==> flow/design.v <==
`timescale 1ns / 1ps
module controller_new(clock,reset,w,x,y,data_out,dataIn ,dataOut,testmode, fault_detected);
input clock,reset,testmode;
input  w,x,y;               
output [2:0] data_out;      
output [1:0] dataIn;        
output [3:0] dataOut;       
output reg fault_detected;
wire  a,b,cin;
wire finish;
parameter golden_signature = 4'b0011;
assign {a,b,cin} = (testmode == 1)? (data_out[2:0]) : ({w,x,y});
ML_lfsr I1(data_out, finish, reset, clock);
full_adder I2(a,b,cin,dataIn);     
MISR_4bit I3(dataIn, reset, clock,dataOut);
always @(posedge clock)
begin
	if(testmode == 0)	 
	fault_detected = 0;
else
begin
	if(finish == 1)
	begin
		if(golden_signature == dataOut) 
		fault_detected = 0;
		else
		fault_detected = 1;
end
end
end
endmodule
`timescale 1ns / 1ps
module full_adder(
    input a,
    input b,
    input cin,
    output[1:0] dataIn
    );
parameter f_1 = 1'b0;   
parameter f_2 = 1'b0;   
parameter f_3 = 1'b1;   
wire p,q,r,a11,r1,sum1,sum,cout;
and f1(a11,~f_1,a);
xor x1(p,a11,b);
and a1(r,a11,b);
xor x2(sum1,p,cin);
or f3(sum,sum1,f_3);
and a2(q,p,cin);
and f2(r1,r,~f_2);
or o1(cout,q,r1);
assign dataIn = {sum,cout};
endmodule
`timescale 1ns / 1ps
module ML_lfsr(data_out, complete, reset, clock);
input reset;
input clock;
output [0:2] data_out;
output reg  complete; 
reg [0:2] lfsr_reg;		
reg [2:0] counter; 
always@(posedge clock or posedge reset)
begin
   if(reset == 1)
begin
lfsr_reg <= 9'b001;   
counter <= 3'b000;  
end
   else
begin
    lfsr_reg[0] <= lfsr_reg[2];
    lfsr_reg[1] <= lfsr_reg[0] ^ lfsr_reg[2];
    lfsr_reg[2] <= lfsr_reg[1];
counter = counter + 1;
if(counter <= 3'b110) 
     complete = 0;
else
     complete = 1; 
end
   end
assign data_out = lfsr_reg;  
endmodule
`timescale 1ns / 1ps
module MISR_4bit(dataIn,reset,clock,dataOut);
input [0:1] dataIn;
input reset,clock;  
output reg [0:3] dataOut;
always@(posedge clock or posedge reset)
begin
   if(reset == 1)
dataOut <= 4'b0000;
else
  begin
dataOut[0] <= dataOut[3] ^ dataIn[0];
dataOut[1] <= dataOut[3] ^ dataOut[1] ^ dataIn[1];
dataOut[2] <= dataOut[1] ;
dataOut[3] <= dataOut[2] ;
  end
end
endmodule
From RTL to reports: controller_new
Tool output for the design above, in the order of the flow.
Lines are those of the file above, counted from 1.
Cell names lack the library's common part.
{ "setup": {"top": "controller_new", "clock": "clock", "library": "sky130hd", "corner": "tt_025C_1v80"} }

Word-level counts
Yosys after proc, flatten, opt, wreduce and memory -nomap, before mapping. Enables and synchronous resets that opt folds into registers are not counted as muxes. Memory bits, and registers merged into a memory's read port (data or address), are not among the register bits. Print and check cells are not counted. Equal cells are merged and count once.
{ "op_classes": {"n_cmp": 1, "n_logic": 8, "addsub": 1, "equal": 1, "muxes": 3} }
{ "op_table": {"columns": ["cell", "count"], "rows": [
  ["bitwise XOR 1 bit", 4],
  ["== test 2 x 4 -> 1 bit with constant A", 1],
  ["adder 3 x 1 -> 3 bit with constant B", 1],
  ["less-or-equal comparator 3 bit with constant B", 1],
  ["two-way mux 3 bit", 1],
  ["AND 1 bit", 2],
  ["two-way mux 1 bit", 2],
  ["OR 1 bit", 1],
  ["inverter 1 bit", 1]
]} }
{ "word_totals": {"output_inout_bits": 10, "register_bits": 12, "inputBits": 6} }

Depth
Longest topological path by Yosys (ltp), each cell counted once; first at word level (registers and memories cut), then after technology mapping (sequential cells cut; the memories' decode and read muxes count).
{ "depth": {"word_depth": 5, "abc_area": 1, "mapped_depth": 8, "depth_no_buf": 8} }

After synthesis
Source: synth_stat.txt of the flow (Yosys; design flattened, memories mapped). It holds for the ABC_AREA given above (unset counts as 0); a run with the other value may have another netlist.
The area totals of this step are shown rounded.
{ "types": {"columns": ["type", "count", "type_area_um2"], "rows": [
  ["dfrtp_1", 9, 225.216],
  ["ha_1", 3, 37.536],
  ["inv_1", 10, 37.536],
  ["nand2_1", 10, 37.536],
  ["edfxtp_1", 1, 30.029],
  ["dfstp_2", 1, 26.275],
  ["dfxtp_1", 1, 20.019],
  ["xor2_1", 2, 17.517],
  ["buf_4", 2, 15.014],
  ["nand2_2", 2, 12.512],
  ["nand3_2", 1, 10.01],
  ["nor3_1", 2, 10.01],
  ["xnor2_1", 1, 8.758],
  ["a21oi_1", 1, 5.005],
  ["nand3_1", 1, 5.005],
  ["o21ai_0", 1, 5.005],
  ["conb_1", 1, 3.754],
  ["inv_2", 1, 3.754]
]} }
{ "synth_totals": {"seqArea_um2": 302, "flip_flops": 12, "mapped_cells": 50, "yosys_area_um2": 510} }

Path before layout
Path of least setup slack by OpenSTA after synthesis, without wires, with an ideal clock, recovery checks aside; 20% of the period is set as input and as output delay. Where synthesis merged equal registers, the netlist keeps one of their names.
{ "synth_path": {"kind": "input to output", "start": "in testmode", "end": "out dataIn[0]", "setup_slack_ns": 1.007, "driving_pins": 7, "required_time_ns": 2.224, "launch_ns": 0.556, "arrival_ns": 1.217, "tclk_ns": 2.78, "out_delay_ns": 0.556, "path_delay_ns": 0.661, "period_less_setup_slack_ns": 1.773} }
"path_delay_ns" is the arrival time less input delay plus setup time.
A path that ends at an output port has no setup time.
"driving_pins" counts driving pins, that of a launching flip-flop among them; a cell with two outputs on the path counts twice.
"period_less_setup_slack_ns" = period - worst setup slack (recovery checks aside). The figure is calculated, with input and output delays left at 20% of the set period.
Between the ends stands the longest chain of elaborated cells between them, by number of cells; it is not shown to be the way that was timed. Of several equally long chains one is given.
Each line given opens the expression or statement behind the cell; cells for indexed reads and writes are added by Yosys, which also makes memories of some case tables.
{ "synth_between": {"cell_sequence": "inv_2 nand2_1 nand2_1 ha_1 nand3_2 nand2_2 buf_4", "elab_chain_cells": 4, "cone_cells": 5, "lines_between": 5} }
{ "synth_rtl": {"columns": ["item", "line", "source"], "rows": [
  ["from (decl)", 3, "input clock,reset,testmode;"],
  ["two-way mux 3 bit", 12, "assign {a,b,cin} = (testmode == 1)? (data_out[2:0]) : ({w,x,y});"],
  ["bitwise XOR 1 bit", 44, "xor x1(p,a11,b);"],
  ["AND 1 bit", 48, "and a2(q,p,cin);"],
  ["OR 1 bit", 50, "or o1(cout,q,r1);"],
  ["to (decl)", 6, "output [1:0] dataIn;"]
]} }
Some nets on the timed path still bear RTL names; the line given drives or declares the net.
{ "synth_named_nets": {"columns": ["signal", "line"], "rows": [
  ["I2.cout", 50]
]} }

Worst path after layout
Path of least setup slack in the final report of flow run B (OpenROAD, finished layout, wires in). Where an end is a register, its clock arrival counts in the times.
{ "layout_path": {"kind": "register to output", "start": "reg I1.lfsr_reg", "end": "out dataIn[0]", "out_delay_ns": 0.21, "driving_pins": 7, "required_time_ns": 0.83, "launch_ns": 0.26, "arrival_ns": 1.30, "setup_slack_ns": -0.47, "tclk_ns": 1.04} }
An end named without its bit number is one bit of that signal or, where synthesis recoded a state register, one of its new flip-flops.
{ "layout_between": {"cell_sequence": "dfrtp_1 nand2_1 nand2_2 ha_4 nand3_2 nand2_2 buf_6"} }
{ "layout_rtl": {"columns": ["item", "line", "source"], "rows": [
  ["from (decl)", 59, "reg [0:2] lfsr_reg;"],
  ["from (assign)", 65, "lfsr_reg <= 9'b001;"],
  ["from (assign)", 70, "lfsr_reg[0] <= lfsr_reg[2];"],
  ["to (decl)", 6, "output [1:0] dataIn;"]
]} }
Chain of elaborated cells between the ends: none given.

Subject: flow runs of controller_new

Hi,

Top module controller_new; platform sky130hd; tools Yosys and OpenROAD; 2 stored runs in no particular order. Input and output delays are each 20% of the period that was set; the output load is 0.01 pF.
"timing.achieved_period_ns": clock period set for the run, less the worst setup slack. It is reckoned from that one timing run; input and output delays stay at 20% of the period that was set.
By "worst_path_allowed_less_slack_ns" is meant the share of the clock period that the worst setup path is allowed (20% is reserved at inputs, 20% at outputs), minus its slack. Clock arrival times at its registers enter into it.
"power.total_uw" is the tool's figure for a default switching activity; nothing was simulated.
Values from the reports are rounded here.
[
  {
    "run": "flow run A",
    "settings": { "period_ns": 1.04, "CORE_UTILIZATION": 46, "SETUP_SLACK_MARGIN": 0.18, "PLACE_DENSITY": 0.58, "HOLD_SLACK_MARGIN": 0.18, "CORE_ASPECT_RATIO": 1.36, "CORE_MARGIN": 2, "CELL_PAD_IN_SITES_DETAIL_PLACEMENT": 2, "CTS_CLUSTER_SIZE": 24, "CTS_CLUSTER_DIAMETER": 54, "SLEW_MARGIN": 5, "MAX_ROUTING_LAYER": "met4", "CAP_MARGIN": 20 },
    "outcome": "stopped before the end: floorplanning reported PDN-0185"
  },
  {
    "run": "flow run B",
    "settings": { "period_ns": 1.04, "CORE_UTILIZATION": 21, "SETUP_SLACK_MARGIN": -0.06, "PLACE_DENSITY_LB_ADDON": 0.06, "CORE_ASPECT_RATIO": 1.21, "CORE_MARGIN": 3, "CELL_PAD_IN_SITES_GLOBAL_PLACEMENT": 0, "CELL_PAD_IN_SITES_DETAIL_PLACEMENT": 1, "ABC_AREA": 1, "GPL_TIMING_DRIVEN": 1, "GPL_ROUTABILITY_DRIVEN": 1, "CTS_CLUSTER_DIAMETER": 89, "SLEW_MARGIN": 0, "MIN_ROUTING_LAYER": "met1", "CAP_MARGIN": 20 },
    "results": { "finish.stdcell_area_um2": 848, "final_die_area_um2": 3060, "power.total_uw": 1440, "tns_ns": -1.08, "setup_ws_ns": -0.467, "final_util_pct": 37.2, "timing.achieved_period_ns": 1.507, "synth_area_um2": 510, "worst_path_allowed_less_slack_ns": 1.30, "timing.worst_path_kind": "register to output" }
  }
]

Regards
